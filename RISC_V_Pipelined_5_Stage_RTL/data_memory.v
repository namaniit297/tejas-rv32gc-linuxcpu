==> flow/design.v <==
module data_memory #(
    parameter DATA_WIDTH = 64,    
    parameter ADDR_WIDTH = 6,     
    parameter MEM_SIZE   = 64     
)(
    input  wire                     clk,           
    input  wire                     memorywrite,   
    input  wire                     memoryread,    
    input  wire [DATA_WIDTH-1:0]    write_data,    
    input  wire [ADDR_WIDTH-1:0]    address,       
    output reg  [DATA_WIDTH-1:0]    read_data,     
    output wire [DATA_WIDTH-1:0]    debug_word0,   
    output wire [DATA_WIDTH-1:0]    debug_word1,   
    output wire [DATA_WIDTH-1:0]    debug_word2,   
    output wire [DATA_WIDTH-1:0]    debug_word3,   
    output wire [DATA_WIDTH-1:0]    debug_word4,   
    output wire [DATA_WIDTH-1:0]    debug_word5,   
    output wire [DATA_WIDTH-1:0]    debug_word6,   
    output wire [DATA_WIDTH-1:0]    debug_word7    
);
    reg [7:0] mem [0:MEM_SIZE-1];
    integer i;
    initial begin
        for (i = 0; i < MEM_SIZE; i = i + 1)
            mem[i] = 8'd0;
        mem[0]  = 8'd1;
        mem[8]  = 8'd2;
        mem[16] = 8'd3;
        mem[24] = 8'd4;
        mem[32] = 8'd5;
        mem[40] = 8'd6;
        mem[48] = 8'd7;
        mem[56] = 8'd8;
    end
    always @(*) begin
        if (memoryread) begin
            read_data = {mem[address+7], mem[address+6], mem[address+5], mem[address+4],
                         mem[address+3], mem[address+2], mem[address+1], mem[address+0]};
        end else begin
            read_data = {DATA_WIDTH{1'b0}};
        end
    end
    always @(posedge clk) begin
        if (memorywrite) begin
            mem[address+0] <= write_data[7:0];
            mem[address+1] <= write_data[15:8];
            mem[address+2] <= write_data[23:16];
            mem[address+3] <= write_data[31:24];
            mem[address+4] <= write_data[39:32];
            mem[address+5] <= write_data[47:40];
            mem[address+6] <= write_data[55:48];
            mem[address+7] <= write_data[63:56];
        end
    end
    assign debug_word0 = {mem[7],  mem[6],  mem[5],  mem[4],  mem[3],  mem[2],  mem[1],  mem[0]};
    assign debug_word1 = {mem[15], mem[14], mem[13], mem[12], mem[11], mem[10], mem[9],  mem[8]};
    assign debug_word2 = {mem[23], mem[22], mem[21], mem[20], mem[19], mem[18], mem[17], mem[16]};
    assign debug_word3 = {mem[31], mem[30], mem[29], mem[28], mem[27], mem[26], mem[25], mem[24]};
    assign debug_word4 = {mem[39], mem[38], mem[37], mem[36], mem[35], mem[34], mem[33], mem[32]};
    assign debug_word5 = {mem[47], mem[46], mem[45], mem[44], mem[43], mem[42], mem[41], mem[40]};
    assign debug_word6 = {mem[55], mem[54], mem[53], mem[52], mem[51], mem[50], mem[49], mem[48]};
    assign debug_word7 = {mem[63], mem[62], mem[61], mem[60], mem[59], mem[58], mem[57], mem[56]};
endmodule
# Reports on data_memory
# Tool output for the design above, in the order of the flow.
# Line numbers count from 1 in the design file above.
# Operators carry their Yosys type and port widths (W data, S select, Z words).
# Cell names lack the library's common part.
# The mark n/a stands for no value.
[setup]
top = "data_memory"
clk_port = "clk"
cell_library = "sky130hd"
pvt_corner = "tt_025C_1v80"

# After elaboration
# Source: Yosys, flattened and elaborated, memories not mapped. Widths are those after wreduce; folded enables and synchronous resets count as part of the registers. Registers that Yosys merges into a memory's read port (data or address) are not register bits. Print and check cells do not count. Equal cells are merged and count once.
# Memory sizes are those after Yosys's memory passes, which may raise the word count (mostly to a power of two), join words into wider ones and drop unused or constant bits.
[word_totals]
regBits = 0
latch_bits = 0
mem_bits_rw = 512
rom_bits = 0
mem_count = 1
input_bits = 73
output_inout_bits = 576
elab_cells = 26
[mem_list]
columns = ["name", "words", "width", "line", "text"]
rows = [
  ["mem", 64, 8, 21, "reg [7:0] mem [0:MEM_SIZE-1];"],
]
[op_classes]
n_addsub = 7
multipliers = 0
div = 0
cmp = 0
eq_ne = 0
shifts = 0
mux = 18
bitwise = 0
reduce_logical = 0
[op_table]
columns = ["op", "count"]
rows = [
  ["$mux W64", 1],
  ["$mux W8", 8],
  ["$mux W6", 8],
  ["$add A6 B3 Y6 const B", 4],
  ["$add A6 B2 Y6 const B", 2],
  ["$add A6 B1 Y6 const B", 1],
  ["$mux W1", 1],
]

# Depth
# Longest topological path by Yosys (ltp), each cell counted once; first at word level (registers and memories cut), then after technology mapping (sequential cells cut; the memories' decode and read muxes count).
[depth]
word_depth = 2
ABC_AREA = 0
mapped_depth = 19
ltp_nobuf = 9

# Netlist
# Source: synth_stat.txt of the flow (Yosys; design flattened, memories mapped). It holds for the ABC_AREA given above (unset counts as 0); a run with the other value may have another netlist.
[types]
columns = ["type", "count", "area_total_um2"]
rows = [
  ["edfxtp_1", 512, 1.54E+04],
  ["mux4_2", 685, 1.54E+04],
  ["mux2i_1", 466, 4.66E+03],
  ["nor2_1", 948, 3.56E+03],
  ["a21oi_1", 682, 3.41E+03],
  ["o22ai_1", 525, 3284.4],
  ["nand2_1", 805, 3.02E+03],
  ["clkbuf_1", 769, 2.89E+03],
  ["a31oi_1", 240, 1501.44],
  ["o221ai_1", 164, 1.44E+03],
  ["a211oi_1", 185, 1.39E+03],
  ["nor3_1", 272, 1.36E+03],
  ["o21ai_0", 267, 1.34E+03],
  ["a221oi_1", 148, 1.3E+03],
  ["o211ai_1", 168, 1261.21],
  ["a221o_1", 120, 1.2E+03],
  ["nand3_1", 227, 1136.09],
  ["buf_2", 196, 980.941],
]
# Not listed: further types 87, cells in them 1105.
[synth_totals]
stdcells = 8484
synth_area_um2 = 73160.2
seq_area_um2 = 15374.7
ff_cells = 512
buffers = 1068

# Worst setup path after synthesis
# OpenSTA on the mapped netlist: ideal clock, no wires. The path of least setup slack (recovery checks aside). Input and output delay are each 20% of the period. Register names are those of the netlist, which keeps one name where synthesis merged equal registers.
[synth_path]
path_type = "input to output"
from = "input address[1]"
to = "output read_data[56]"
tclk_ps = 6360
t_first_pin_ps = 1272
t_arrival_ps = 4801
required_ps = 5088
path_slack_ps = 287
delay_ps = 3529
driving_pins = 12
n_path_buf = 5
period_less_setup_slack_ps = 6073
# "delay_ps" is the arrival time less input delay plus setup time.
# At an output port there is no setup time.
# "driving_pins" counts driving pins, that of a launching flip-flop among them; a cell with two outputs on the path counts twice.
# "period_less_setup_slack_ps" is the clock period less the worst setup slack; recovery checks do not enter. This is arithmetic on one report: input and output delays are still those of the set period (20% each).
# Between the ends stands the longest chain of elaborated cells between them, by number of cells; it is not shown to be the way that was timed. Of several equally long chains one is given.
# A line is the first line of the expression or statement that the cell stems from. Yosys adds cells for indexed reads and writes and turns some case tables into memories.
# The chain passes a memory read, where the word-level depth is cut; so it can be longer than that depth.
[synth_between]
path_cell_list = "buf_2 > buf_2 > inv_1 > clkbuf_1 > clkbuf_1 > ha_1 > a21boi_2 > xnor2_1 > clkbuf_1 > mux4_2 > mux2i_1 > o22ai_1"
elab_chain_len = 3
cells_between = 3
[synth_rtl]
columns = ["element", "line", "text"]
rows = [
  ["from (decl)", 10, "input  wire [ADDR_WIDTH-1:0]    address,"],
  ["$add A6 B3 Y6", 37, "read_data = {mem[address+7], mem[address+6], mem[address+5], mem[address+4],"],
  ["$mem_v2 Z64 W8", 21, "reg [7:0] mem [0:MEM_SIZE-1];"],
  ["$mux W64", 36, "if (memoryread) begin"],
  ["to (decl)", 11, "output reg  [DATA_WIDTH-1:0]    read_data,"],
]

# data_memory through Yosys and OpenROAD on sky130hd: 2 stored runs, unordered, with their settings. The constraints put input and output delay at 20% of the set period each and load the outputs with 0.01 pF.

[[run]]
name = "flow run A"
[run.settings]
period_ns = 7.22
CORE_UTILIZATION = 31
SETUP_SLACK_MARGIN = 1.81
PLACE_DENSITY_LB_ADDON = 0.28
CORE_ASPECT_RATIO = 1.44
ABC_AREA = 0
GPL_ROUTABILITY_DRIVEN = 1
CAP_MARGIN = 20
CORE_MARGIN = 2
SLEW_MARGIN = 20
[run.results]
outcome = "no final report: routing broke off with GRT-0116"

[[run]]
name = "flow run B"
[run.settings]
period_ns = 4.18
CAP_MARGIN = 20
CORE_MARGIN = 2
CORE_UTILIZATION = 40
SLEW_MARGIN = 20
[run.results]
outcome = "no final report: routing broke off with GRT-0116"
