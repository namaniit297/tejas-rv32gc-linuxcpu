==> flow/design.v <==
module ReOrderBuffer1 (
    input         clk,
    input         flush,          
    input         correction,     
    input  [3:0]  tag1, tag2, tag3, tag4,  
    input  [15:0] wData1, wData2,          
    input  [4:0]  dest1, dest2,            
    input  [1:0]  type1, type2,            
    input  [3:0]  correctionIndex,         
    output reg [27:0] data1, data2, data3, data4,  
    output reg [3:0]  index1, index2,              
    output reg [1:0]  wbType1, wbType2,            
    output reg [20:0] wbData1, wbData2,            
    output reg        stall                        
);
    reg [27:0] robEntries [0:15];
    reg [3:0] head;  
    reg [3:0] tail;  
    integer   count;
    integer i;
    function [20:0] pack_wb;
        input valid_bit;
        input [3:0] tag;
        input [15:0] data;
        begin
            pack_wb = {valid_bit, tag, data};  
        end
    endfunction
    initial begin
        for (i = 0; i < 16; i = i + 1)
            robEntries[i] = 28'b0;
        head  = 4'd0;
        tail  = 4'd0;
        count = 0;
        stall = 1'b0;
        index1 = 4'b0;
        index2 = 4'b0;
        data1 = 28'b0;
        data2 = 28'b0;
        data3 = 28'b0;
        data4 = 28'b0;
        wbType1 = 2'b00;
        wbType2 = 2'b00;
        wbData1 = 21'b0;
        wbData2 = 21'b0;
    end
    always @(posedge clk) begin
        index1 <= 4'b0;
        index2 <= 4'b0;
        data1  <= 28'b0;
        data2  <= 28'b0;
        data3  <= 28'b0;
        data4  <= 28'b0;
        wbType1 <= 2'b00;
        wbType2 <= 2'b00;
        wbData1 <= 21'b0;
        wbData2 <= 21'b0;
        if (flush) begin
            for (i = 0; i < 16; i = i + 1)
                robEntries[i] <= 28'b0;
            head  <= 4'd0;
            tail  <= 4'd0;
            count <= 0;
            stall <= 1'b0;
        end else if (correction) begin
            for (i = 0; i < 16; i = i + 1)
                robEntries[i] <= 28'b0;
            head  <= correctionIndex;
            tail  <= correctionIndex;
            count <= 0;
            stall <= 1'b0;
        end else begin
            for (i = 0; i < 16; i = i + 1) begin
                if (robEntries[i][27]) begin  
                    if (robEntries[i][25:22] == tag1) begin
                        robEntries[i][26] <= 1'b1;                   
                        robEntries[i][15:0] <= wData1;               
                    end
                    if (robEntries[i][25:22] == tag2) begin
                        robEntries[i][26] <= 1'b1;
                        robEntries[i][15:0] <= wData2;
                    end
                    if (robEntries[i][25:22] == tag3) begin
                        robEntries[i][26] <= 1'b1;
                    end
                    if (robEntries[i][25:22] == tag4) begin
                        robEntries[i][26] <= 1'b1;
                    end
                end
            end
            if ((count > 0) && (robEntries[head][27] == 1'b1) && (robEntries[head][26] == 1'b1)) begin
                index1 <= head;
                data1  <= robEntries[head];
                wbType1 <= robEntries[head][16:15];
                wbData1 <= pack_wb(robEntries[head][27], robEntries[head][25:22], robEntries[head][15:0]);
                robEntries[head] <= 28'b0;
                head <= head + 4'd1;
                count <= count - 1;
            end
            if ((count > 0) && (robEntries[head][27] == 1'b1) && (robEntries[head][26] == 1'b1)) begin
                index2 <= head;
                data2  <= robEntries[head];
                wbType2 <= robEntries[head][16:15];
                wbData2 <= pack_wb(robEntries[head][27], robEntries[head][25:22], robEntries[head][15:0]);
                robEntries[head] <= 28'b0;
                head <= head + 4'd1;
                count <= count - 1;
            end
            if ((count < 16) && (tag1 != 4'b0000)) begin
                robEntries[tail] <= {
                    1'b1,                  
                    1'b0,                  
                    tag1,                  
                    dest1[4:0],            
                    type1[1:0],            
                    16'b0                  
                };
                tail <= tail + 4'd1;
                count <= count + 1;
            end
            if ((count < 16) && (tag2 != 4'b0000)) begin
                robEntries[tail] <= {
                    1'b1,
                    1'b0,
                    tag2,
                    dest2[4:0],
                    type2[1:0],
                    16'b0
                };
                tail <= tail + 4'd1;
                count <= count + 1;
            end
            stall <= (count >= 16);
        end
    end
endmodule
==> Reports on ReOrderBuffer1 <==
Tool output for the design above, in the order of the flow.
Line numbers count from 1 in the design file above.
Library cell names are shortened.
{ "design": {"design": "ReOrderBuffer1", "clk_port": "clk", "lib": "sky130hd", "pvt_corner": "tt_025C_1v80"} }

==> Word-level counts <==
Yosys after proc, flatten, opt, wreduce and memory -nomap, before mapping. Memory bits, and registers merged into a memory's read port (data or address), are not among the register bits. Print and check cells are not counted.
Memory sizes are those after Yosys's memory passes, which may raise the word count (mostly to a power of two), join words into wider ones and drop unused or constant bits.
{ "op_classes": {"addsub": 4, "n_cmp": 3, "n_eq": 64, "muxes": 760, "n_logic": 95, "reduce_logical": 11} }
{ "ops": {"columns": ["operator", "n"], "rows": [
  ["28-bit two-way mux", 393],
  ["16-bit two-way mux", 30],
  ["1-bit two-way mux", 329],
  ["4-bit == test", 64],
  ["32-bit two-way mux", 3],
  ["1-bit bitwise OR", 94],
  ["32-bit by 1-bit > comparator with 1-bit output (second input constant)", 1],
  ["32-bit by 2-bit adder with 32-bit output (second input constant)", 1],
  ["32-bit by 2-bit subtractor with 32-bit output (second input constant)", 1],
  ["32-bit by 6-bit >= comparator with 1-bit output (second input constant)", 1],
  ["32-bit by 6-bit < comparator with 1-bit output (second input constant)", 1],
  ["4-bit two-way mux", 5],
  ["4-bit by 1-bit adder with 4-bit output (second input constant)", 2],
  ["4-bit nonzero test", 2],
  ["3-bit nonzero test", 2],
  ["1-bit logical AND", 4],
  ["3-bit OR reduction", 1],
  ["2-bit nonzero test", 1],
  ["2-bit OR reduction", 1],
  ["1-bit inverter", 1]
]} }
{ "bits": {"reg_bits": 96, "ram_bits": 448, "n_memories": 1, "input_bits": 69, "out_inout_bits": 167, "elab_cells": 946} }
{ "memory_table": {"columns": ["memory", "words", "width", "line", "rtl"], "rows": [
  ["robEntries", 16, 28, 16, "reg [27:0] robEntries [0:15];"]
]} }

==> Depth <==
Longest topological path by Yosys (ltp), each cell counted once; first at word level (registers and memories cut), then after technology mapping (sequential cells cut; the memories' decode and read muxes count).
{ "logic_depth": {"word_depth": 9, "abc_area": 0, "ltp_mapped": 9} }

==> Mapped cells and area <==
Source: synth_stat.txt of the flow (Yosys; design flattened, memories mapped). It holds for the ABC_AREA given above (unset counts as 0); a run with the other value may have another netlist.
The area totals of this step are shown rounded.
{ "synth_totals": {"stdcells": 378, "synth_area_um2": 3000, "ff_cells": 33, "buf_cells": 175} }
{ "types": {"columns": ["cell", "n", "area_total_um2"], "rows": [
  ["buf_4", 166, 1.25E+03],
  ["dfxtp_1", 33, 660.634],
  ["or4_1", 13, 97.594],
  ["nand2_1", 21, 78.826],
  ["a21oi_1", 15, 75.072],
  ["nand3_1", 14, 70.067],
  ["nor4_1", 11, 68.816],
  ["nand4_1", 10, 62.56],
  ["nor2_1", 16, 60.058],
  ["o31ai_1", 7, 52.55],
  ["xnor2_1", 6, 52.55],
  ["mux2i_1", 5, 50.048],
  ["or3_1", 8, 50.048],
  ["and3_1", 6, 37.536],
  ["nor4_2", 3, 37.536],
  ["a31o_2", 3, 26.275],
  ["and4_1", 3, 26.275],
  ["ha_1", 2, 25.024]
]} }
Other cell types: 18; their cells: 36.

==> Worst setup path after synthesis <==
Path of least setup slack by OpenSTA after synthesis, without wires, with an ideal clock, recovery checks aside; 20% of the period is set as input and as output delay. Where synthesis merged equal registers, the netlist keeps one of their names.
{ "synth_path": {"path_type": "register to register", "start": "reg count[4]", "end": "reg count[19]", "tclk_ns": 2.04, "t_arrival_ns": 2.083, "required_ns": 1.908, "path_slack_ns": -0.175, "path_delay_ns": 2.215, "stages": 10, "period_less_setup_slack_ns": 2.215} }
"path_delay_ns" is the arrival time less input delay plus setup time.
"stages" counts driving pins, that of a launching flip-flop among them; a cell with two outputs on the path counts twice.
"period_less_setup_slack_ns" = period - worst setup slack (recovery checks aside). The figure is calculated, with input and output delays left at 20% of the set period.
Between the ends stands the longest chain of elaborated cells between them, by number of cells; it is not shown to be the way that was timed. Of several equally long chains one is given.
Each line given opens the expression or statement behind the cell; cells for indexed reads and writes are added by Yosys, which also makes memories of some case tables.
At most two assigning lines are given for a register; there are more.
{ "synth_between": {"cell_sequence": "dfxtp_1 > buf_6 > nor4_2 > a41oi_1 > or3_1 > buf_2 > buf_6 > buf_2 > o31ai_1 > a21oi_1", "elab_chain_cells": 6, "cone_cells": 12, "classes_between": "2 x add/sub; 2 x compare; 3 x mux; 5 x reduce/logical"} }
{ "synth_rtl": {"columns": ["element", "line", "rtl"], "rows": [
  ["start: declaration", 19, "integer   count;"],
  ["start: assignment", 98, "count <= count - 1;"],
  ["start: assignment", 107, "count <= count - 1;"],
  ["32-bit by 1-bit > comparator with 1-bit output", 100, "if ((count > 0) && (robEntries[head][27] == 1'b1) && (robEntries[head][26] == 1'b1)) begin"],
  ["1-bit logical AND (2 in a row)", 100, null],
  ["32-bit two-way mux", 100, null],
  ["32-bit two-way mux", 109, "if ((count < 16) && (tag1 != 4'b0000)) begin"],
  ["32-bit two-way mux", 121, "if ((count < 16) && (tag2 != 4'b0000)) begin"],
  ["end: assignment", 119, "count <= count + 1;"],
  ["end: assignment", 131, "count <= count + 1;"],
  ["end: declaration", 19, null]
]} }

==> Worst path after layout <==
From the final timing report of job 2: the path of least setup slack in the routed layout; clock arrival at registers is part of the times.
{ "layout_path": {"path_type": "register to register", "start": "reg count[10]", "end": "reg count[10]", "tclk_ns": 2.39, "t_arrival_ns": 2.39, "required_ns": 2.61, "path_slack_ns": 0.22, "stages": 7} }
Between the ends stands the longest chain of elaborated cells between them, by number of cells; it is not shown to be the way that was timed. Of several equally long chains one is given.
At most two assigning lines are given for a register; there are more.
{ "layout_between": {"cell_sequence": "dfxtp_2 > nor4_4 > a31oi_4 > or3_4 > buf_4 > or4_4 > a21oi_2", "elab_chain_cells": 6, "cone_cells": 12, "classes_between": "2 x add/sub; 2 x compare; 3 x mux; 5 x reduce/logical"} }
{ "layout_rtl": {"columns": ["element", "line", "rtl"], "rows": [
  ["start: declaration", 19, "integer   count;"],
  ["start: assignment", 98, "count <= count - 1;"],
  ["start: assignment", 107, "count <= count - 1;"],
  ["32-bit by 1-bit > comparator with 1-bit output", 100, "if ((count > 0) && (robEntries[head][27] == 1'b1) && (robEntries[head][26] == 1'b1)) begin"],
  ["1-bit logical AND (2 in a row)", 100, null],
  ["32-bit two-way mux", 100, null],
  ["32-bit two-way mux", 109, "if ((count < 16) && (tag1 != 4'b0000)) begin"],
  ["32-bit two-way mux", 121, "if ((count < 16) && (tag2 != 4'b0000)) begin"],
  ["end: assignment", 119, "count <= count + 1;"],
  ["end: assignment", 131, "count <= count + 1;"],
  ["end: declaration", 19, null]
]} }

Wiki page: ReOrderBuffer1 / flow data

Below are 2 stored runs of the flow (Yosys, OpenROAD; platform sky130hd) on ReOrderBuffer1, each with its settings and what was measured, unordered. Constraints: input delay and output delay 20% of the set period each, output load 0.01 pF.
"period_less_ws_ns" is the run's clock period less its worst setup slack. It is reckoned from that one timing run; input and output delays stay at 20% of the period that was set.
"worst_setup_path_time_ns" is the time allowed to the run's worst setup path (the clock period less input and output delay, where it has them) less its slack. Clock arrival times count: a late capture clock shortens it, a late launch clock lengthens it.
By "design_power_uw" is meant OpenSTA's value without simulated activity: inputs other than the clock are taken to toggle once in ten clock periods, and the tool carries that through the logic.
Measured values are rounded.
[
  {
    "run": "job 1",
    "settings": { "period_ns": 1.91, "CORE_UTILIZATION": 63, "SETUP_SLACK_MARGIN": 0.56, "PLACE_DENSITY_LB_ADDON": 0.12, "CORE_MARGIN": 5, "CELL_PAD_IN_SITES_DETAIL_PLACEMENT": 2, "TNS_END_PERCENT": 35, "CAP_MARGIN": 40, "SLEW_MARGIN": 10 },
    "outcome": "unfinished; error DPL-0033 in placement"
  },
  {
    "run": "job 2",
    "settings": { "period_ns": 2.39, "SETUP_SLACK_MARGIN": 0.39, "CAP_MARGIN": 20, "CORE_MARGIN": 2, "CORE_UTILIZATION": 40, "SLEW_MARGIN": 20 },
    "results": { "ys_area_um2": 3000, "design_die_area_um2": 8220, "post_route_stdcell_area_um2": 3360, "fin_util_frac": 0.463, "ws_setup_ns": 0.219, "final_setup_tns_ns": 0.000, "holdWs_ns": 0.475, "design_power_uw": 1130, "period_less_ws_ns": 2.171, "worst_setup_path_time_ns": 2.17, "worst_setup_path_type": "register to register" }
  }
]
